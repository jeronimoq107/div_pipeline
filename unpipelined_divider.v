==> flow/design.v <==
module unpipelined_divider #
(
    parameter N = 32
)
(
    input wire [N-1:0] dividend,
    input wire [N-1:0] divisor,
    input wire start,
    input wire rst,
    input wire clk,
    output reg [N-1:0] quotient,
    output reg [N-1:0] remainder,
    output reg done
);
    reg [N-1:0] quot_reg;         
    reg [N:0] rem_reg;            
    reg [N-1:0] div_reg;          
    reg [N-1:0] dividend_reg;     
    reg [5:0] bit_counter;        
    localparam IDLE = 2'b00;
    localparam INIT = 2'b01;
    localparam CALC = 2'b10;
    localparam FINISH = 2'b11;
    reg [1:0] state;
    always @(posedge clk or posedge rst) begin
        if (rst) begin
            quot_reg <= 0;
            rem_reg <= 0;
            div_reg <= 0;
            dividend_reg <= 0;
            bit_counter <= 0;
            done <= 0;
            quotient <= 0;
            remainder <= 0;
            state <= IDLE;
        end
        else begin
            case (state)
                IDLE: begin
                    done <= 0;
                    if (start) begin
                        state <= INIT;
                    end
                end
                INIT: begin
                    quot_reg <= 0;
                    rem_reg <= 0;
                    div_reg <= divisor;
                    dividend_reg <= dividend;
                    bit_counter <= N;   
                    state <= CALC;
                end
                CALC: begin
                    if (bit_counter > 0) begin
                        rem_reg <= {rem_reg[N-1:0], dividend_reg[N-1]};
                        dividend_reg <= {dividend_reg[N-2:0], 1'b0};   
                        if ({rem_reg[N-1:0], dividend_reg[N-1]} >= {1'b0, div_reg}) begin
                            rem_reg <= {rem_reg[N-1:0], dividend_reg[N-1]} - {1'b0, div_reg};
                            quot_reg <= {quot_reg[N-2:0], 1'b1};   
                        end else begin
                            quot_reg <= {quot_reg[N-2:0], 1'b0};   
                        end
                        bit_counter <= bit_counter - 1;
                    end else begin
                        state <= FINISH;
                    end
                end
                FINISH: begin
                    quotient <= quot_reg;
                    remainder <= rem_reg[N-1:0];
                    done <= 1;
                    state <= IDLE;
                end
            endcase
        end
    end
endmodule
From RTL to reports: unpipelined_divider

The steps from the RTL of unpipelined_divider to its reports follow in flow order.
Line numbers count from 1 in the design file above.
Not given: -

Top: unpipelined_divider
Clock port: clk
Cell library: sky130hd
Corner: tt_025C_1v80

Word-level counts

Counts by Yosys on the flattened word-level netlist (proc, flatten, opt, wreduce; memories kept). Register bits leave out memories and registers merged into their read ports (data or address). Print and check cells are left out. Cells with the same type and inputs are merged into one.

Cells after elaboration: 39
Bits in read-only memories: 0
Memories kept: 0
Register bits after elaboration: 201
Input bits: 67
Clocked read ports x word width: 0
Memory bits (writable): 0
Bits in latches: 0

Divide/modulo/power cells: 0
Muxes and demuxes: 14
Equal/unequal tests: 6
Add/subtract/negate cells: 2
Shifts and indexed selects: 0
Reduce/logical cells: 6
Order comparisons: 2
Multipliers: 0
Bitwise operators: 0

Operators by type and width:

| operator                                             | count |
| parallel mux 32 bit (select 2 bit)                   | 3 |
| two-way mux 32 bit                                   | 4 |
| >= comparator 33 x 32 -> 1 bit                       | 1 |
| subtractor 32 bit                                    | 1 |
| parallel mux 6 bit (select 2 bit)                    | 1 |
| parallel mux 2 bit (select 4 bit)                    | 1 |
| != test 2 bit (second input constant)                | 3 |
| subtractor 6 x 1 -> 6 bit (second input constant)    | 1 |
| > comparator 6 x 1 -> 1 bit (second input constant)  | 1 |
| two-way mux 6 bit                                    | 1 |
| equality test 2 bit (second input constant)          | 2 |
| nonzero test 2 bit                                   | 2 |
| nonzero test 4 bit                                   | 1 |
| two-way mux 2 bit                                    | 2 |
| AND reduction 3 bit                                  | 1 |
| equality test 2 x 1 -> 1 bit (second input constant) | 1 |
| logical NOT 2 bit                                    | 1 |
| AND reduction 2 bit                                  | 1 |
| parallel mux 1 bit (select 2 bit)                    | 1 |
| two-way mux 1 bit                                    | 1 |

Longest topological paths

Depth = most cells in a row (Yosys ltp): at word level without a register or memory, in the mapped netlist without a sequential cell, where the memories' decode and read muxes count.

Depth in word-level cells: 4
ABC_AREA: 1
Mapped depth: 17
Depth with buffers taken out: 16

Netlist

Source: synth_stat.txt of the flow (Yosys; design flattened, memories mapped). It holds for the ABC_AREA given above (unset counts as 0); a run with the other value may have another netlist.
Totals and module areas in this step are rounded.

Standard cells after synthesis: 1436
Cell area after synthesis: 0.0108 mm^2
Flip-flops: 203
Area of sequential cells: 0.00508 mm^2

Cells by type:

| type                      | count |
| sky130_fd_sc_hd__dfrtp_1  | 202 |
| sky130_fd_sc_hd__nand2_1  | 489 |
| sky130_fd_sc_hd__inv_1    | 226 |
| sky130_fd_sc_hd__o21ai_0  | 97 |
| sky130_fd_sc_hd__nand3_1  | 89 |
| sky130_fd_sc_hd__ha_1     | 33 |
| sky130_fd_sc_hd__nor2_1   | 72 |
| sky130_fd_sc_hd__o22ai_1  | 32 |
| sky130_fd_sc_hd__a31oi_1  | 31 |
| sky130_fd_sc_hd__clkbuf_1 | 31 |
| sky130_fd_sc_hd__xnor2_1  | 13 |
| sky130_fd_sc_hd__a21oi_1  | 19 |
| sky130_fd_sc_hd__buf_2    | 17 |
| sky130_fd_sc_hd__nand4_1  | 13 |
| sky130_fd_sc_hd__o21ai_1  | 13 |
| sky130_fd_sc_hd__nand2_2  | 9 |
| sky130_fd_sc_hd__buf_6    | 4 |
| sky130_fd_sc_hd__nor2_4   | 4 |

Not listed: further types 22, cells in them 42.

Worst setup path after synthesis

Path of least setup slack by OpenSTA after synthesis, without wires, with an ideal clock, recovery checks aside; 20% of the period is set as input and as output delay. Where synthesis merged equal registers, the netlist keeps one of their names.

Kind: reg-to-reg
Start: register rem_reg[28]
End: register rem_reg[26]
Path buffers: 1
Period: 3.43 ns
Path slack: 1.509 ns
Path delay: 1.920 ns
Time at the first pin: 0.000 ns
Arrival time: 1.804 ns
Stages on the path: 15
Synthesis period reached: 1.921 ns

"path delay" = arrival - input delay + setup time.
"stages on the path" counts driving pins, that of a launching flip-flop among them; a cell with two outputs on the path counts twice.
"synthesis period reached" is the clock period less the worst setup slack; recovery checks do not enter. This is arithmetic on one report: input and output delays are still those of the set period (20% each).
Between the ends stands the longest chain of elaborated cells between them, by number of cells; it is not shown to be the way that was timed. Of several equally long chains one is given.
Each line given opens the expression or statement behind the cell; cells for indexed reads and writes are added by Yosys, which also makes memories of some case tables.
At most two assigning lines are given for a register; there are more.

Cell sequence: sky130_fd_sc_hd__dfrtp_1 sky130_fd_sc_hd__ha_1 sky130_fd_sc_hd__nand2_1 sky130_fd_sc_hd__inv_1 sky130_fd_sc_hd__nand2_2 sky130_fd_sc_hd__inv_1 sky130_fd_sc_hd__a21oi_1 sky130_fd_sc_hd__nand2_1 sky130_fd_sc_hd__nor2_4 sky130_fd_sc_hd__buf_6 sky130_fd_sc_hd__nand3_1 sky130_fd_sc_hd__nand2_1 sky130_fd_sc_hd__inv_1 sky130_fd_sc_hd__nand2_1 sky130_fd_sc_hd__nand2_1
Cells in the longest elaborated chain: 4
Elaborated cells on any way between the ends: 4
Source lines of those cells: 3
Those cells by class: compare: 1; mux: 3

Ends and longest elaborated chain, after synthesis:

| item                               | RTL line | RTL |
| start: assignment                  | 55       | `rem_reg <= {rem_reg[N-1:0], dividend_reg[N-1]};` |
| start: assignment                  | 58       | `rem_reg <= {rem_reg[N-1:0], dividend_reg[N-1]} - {1'b0, div_reg};` |
| >= comparator 33 x 32 -> 1 bit     | 57       | `if ({rem_reg[N-1:0], dividend_reg[N-1]} >= {1'b0, div_reg}) begin` |
| two-way mux 32 bit                 | 57       |  |
| two-way mux 32 bit                 | 54       | `if (bit_counter > 0) begin` |
| parallel mux 32 bit (select 2 bit) | 38       | `case (state)` |
| end: assignment                    | 55       |  |
| end: assignment                    | 58       |  |

Worst path after layout

From the final timing report of flow run 1: the path of least setup slack in the routed layout; clock arrival at registers is part of the times.

Kind: reg-to-reg
Start: register bit_counter[0]
End: register bit_counter[4]
Path slack: 1.71 ns
Stages on the path: 14
Arrival time: 3.41 ns
Path buffers: 1
Period: 4.72 ns
Time at the first pin: 0.52 ns

Between the ends stands the longest chain of elaborated cells between them, by number of cells; it is not shown to be the way that was timed. Of several equally long chains one is given.
At most two assigning lines are given for a register; there are more.

Cell sequence: sky130_fd_sc_hd__dfrtp_1 sky130_fd_sc_hd__inv_1 sky130_fd_sc_hd__ha_1 sky130_fd_sc_hd__inv_1 sky130_fd_sc_hd__nor2_1 sky130_fd_sc_hd__nand3_1 sky130_fd_sc_hd__nand2_2 sky130_fd_sc_hd__inv_2 sky130_fd_sc_hd__nor2_4 sky130_fd_sc_hd__clkinv_2 sky130_fd_sc_hd__buf_4 sky130_fd_sc_hd__nand3_1 sky130_fd_sc_hd__o21ai_0 sky130_fd_sc_hd__a21oi_1
Cells in the longest elaborated chain: 3
Elaborated cells on any way between the ends: 6
Source lines of those cells: 3
Those cells by class: add/sub: 1; compare: 1; eq/ne: 1; mux: 2; reduce/logical: 1

Ends and longest elaborated chain, after layout:

| item                              | RTL line | RTL |
| start: declaration                | 19       | `reg [5:0] bit_counter;` |
| start: assignment                 | 31       | `bit_counter <= 0;` |
| start: assignment                 | 63       | `bit_counter <= bit_counter - 1;` |
| subtractor 6 x 1 -> 6 bit         | 63       |  |
| two-way mux 6 bit                 | 54       | `if (bit_counter > 0) begin` |
| parallel mux 6 bit (select 2 bit) | 38       | `case (state)` |
| end: assignment                   | 31       |  |
| end: assignment                   | 63       |  |
| end: declaration                  | 19       |  |

Memo
Re: implementation data of unpipelined_divider

Design unpipelined_divider on sky130hd. What follows are 2 stored runs of the flow, each under its own settings; their order means nothing. The constraints put input and output delay at 20% of the set period each and load the outputs with 0.01 pF.
"achieved period" = clock period - worst setup slack. The figure is calculated, with input and output delays left at 20% of the set period.
"time on the worst setup path": the worst setup path's part of the clock period (all of it between registers, 20% less for each end at a port) less its slack. A launch clock that arrives late makes it longer, a capture clock that arrives late makes it shorter.
Values from the reports are rounded here.

## Flow run 1

==> flow/run.sh <==
#!/bin/bash
# the make line also repeats the synthesis and layout settings of config.mk as NAME=value (left out here)
make -C /OpenROAD-flow-scripts/flow DESIGN_CONFIG=/design/flow/config.mk WORK_HOME=/design/flow/orfs CLKGATE_MAP_FILE= finish
==> flow/config.mk <==
export PLATFORM = sky130hd
export DESIGN_NAME = unpipelined_divider
export DESIGN_NICKNAME = unpipelined_divider
export VERILOG_FILES = /design/flow/design.v
export SDC_FILE = /design/flow/constraint.sdc
export NUM_CORES = 4
export LEC_CHECK = 0
export ABC_AREA = 1
export CAP_MARGIN = 35
export CORE_ASPECT_RATIO = 0.75
export CORE_MARGIN = 2
export CORE_UTILIZATION = 18
export MIN_ROUTING_LAYER = met1
export PLACE_DENSITY = 0.91
export SETUP_SLACK_MARGIN = 0.03
export SLEW_MARGIN = 0
==> flow/constraint.sdc <==
create_clock -name core_clock -period 4.72 [get_ports {clk}]
set_input_delay 0.9440 -clock core_clock [delete_from_list [all_inputs] [get_ports {clk}]]
set_output_delay 0.9440 -clock core_clock [all_outputs]
set_load 0.01 [all_outputs]

| result of flow run 1 | value |
|---|---|
| worst setup slack after layout | 1.71 ns |
| worst hold slack in the final report | 0.480 ns |
| standard-cell area of the final layout | 0.0137 mm^2 |
| achieved period | 3.007 ns |
| time on the worst setup path | 3.01 ns |
| worst setup path kind | reg-to-reg |
| area inside the die boundary | 0.0619 mm^2 |
| chip area in the Yosys report | 0.0108 mm^2 |

## Flow run 2

==> flow/run.sh <==
#!/bin/bash
# the make line also repeats the synthesis and layout settings of config.mk as NAME=value (left out here)
make -C /OpenROAD-flow-scripts/flow DESIGN_CONFIG=/design/flow/config.mk WORK_HOME=/design/flow/orfs CLKGATE_MAP_FILE= finish
==> flow/config.mk <==
export PLATFORM = sky130hd
export DESIGN_NAME = unpipelined_divider
export DESIGN_NICKNAME = unpipelined_divider
export VERILOG_FILES = /design/flow/design.v
export SDC_FILE = /design/flow/constraint.sdc
export NUM_CORES = 4
export LEC_CHECK = 0
export CAP_MARGIN = 20
export CORE_MARGIN = 2
export CORE_UTILIZATION = 40
export SLEW_MARGIN = 20
==> flow/constraint.sdc <==
create_clock -name core_clock -period 3.28 [get_ports {clk}]
set_input_delay 0.6560 -clock core_clock [delete_from_list [all_inputs] [get_ports {clk}]]
set_output_delay 0.6560 -clock core_clock [all_outputs]
set_load 0.01 [all_outputs]

| result of flow run 2 | value |
|---|---|
| worst setup slack after layout | 0.305 ns |
| worst hold slack in the final report | 0.474 ns |
| standard-cell area of the final layout | 0.0126 mm^2 |
| achieved period | 2.975 ns |
| time on the worst setup path | 2.98 ns |
| worst setup path kind | reg-to-reg |
| area inside the die boundary | 0.0265 mm^2 |
| chip area in the Yosys report | 0.0101 mm^2 |
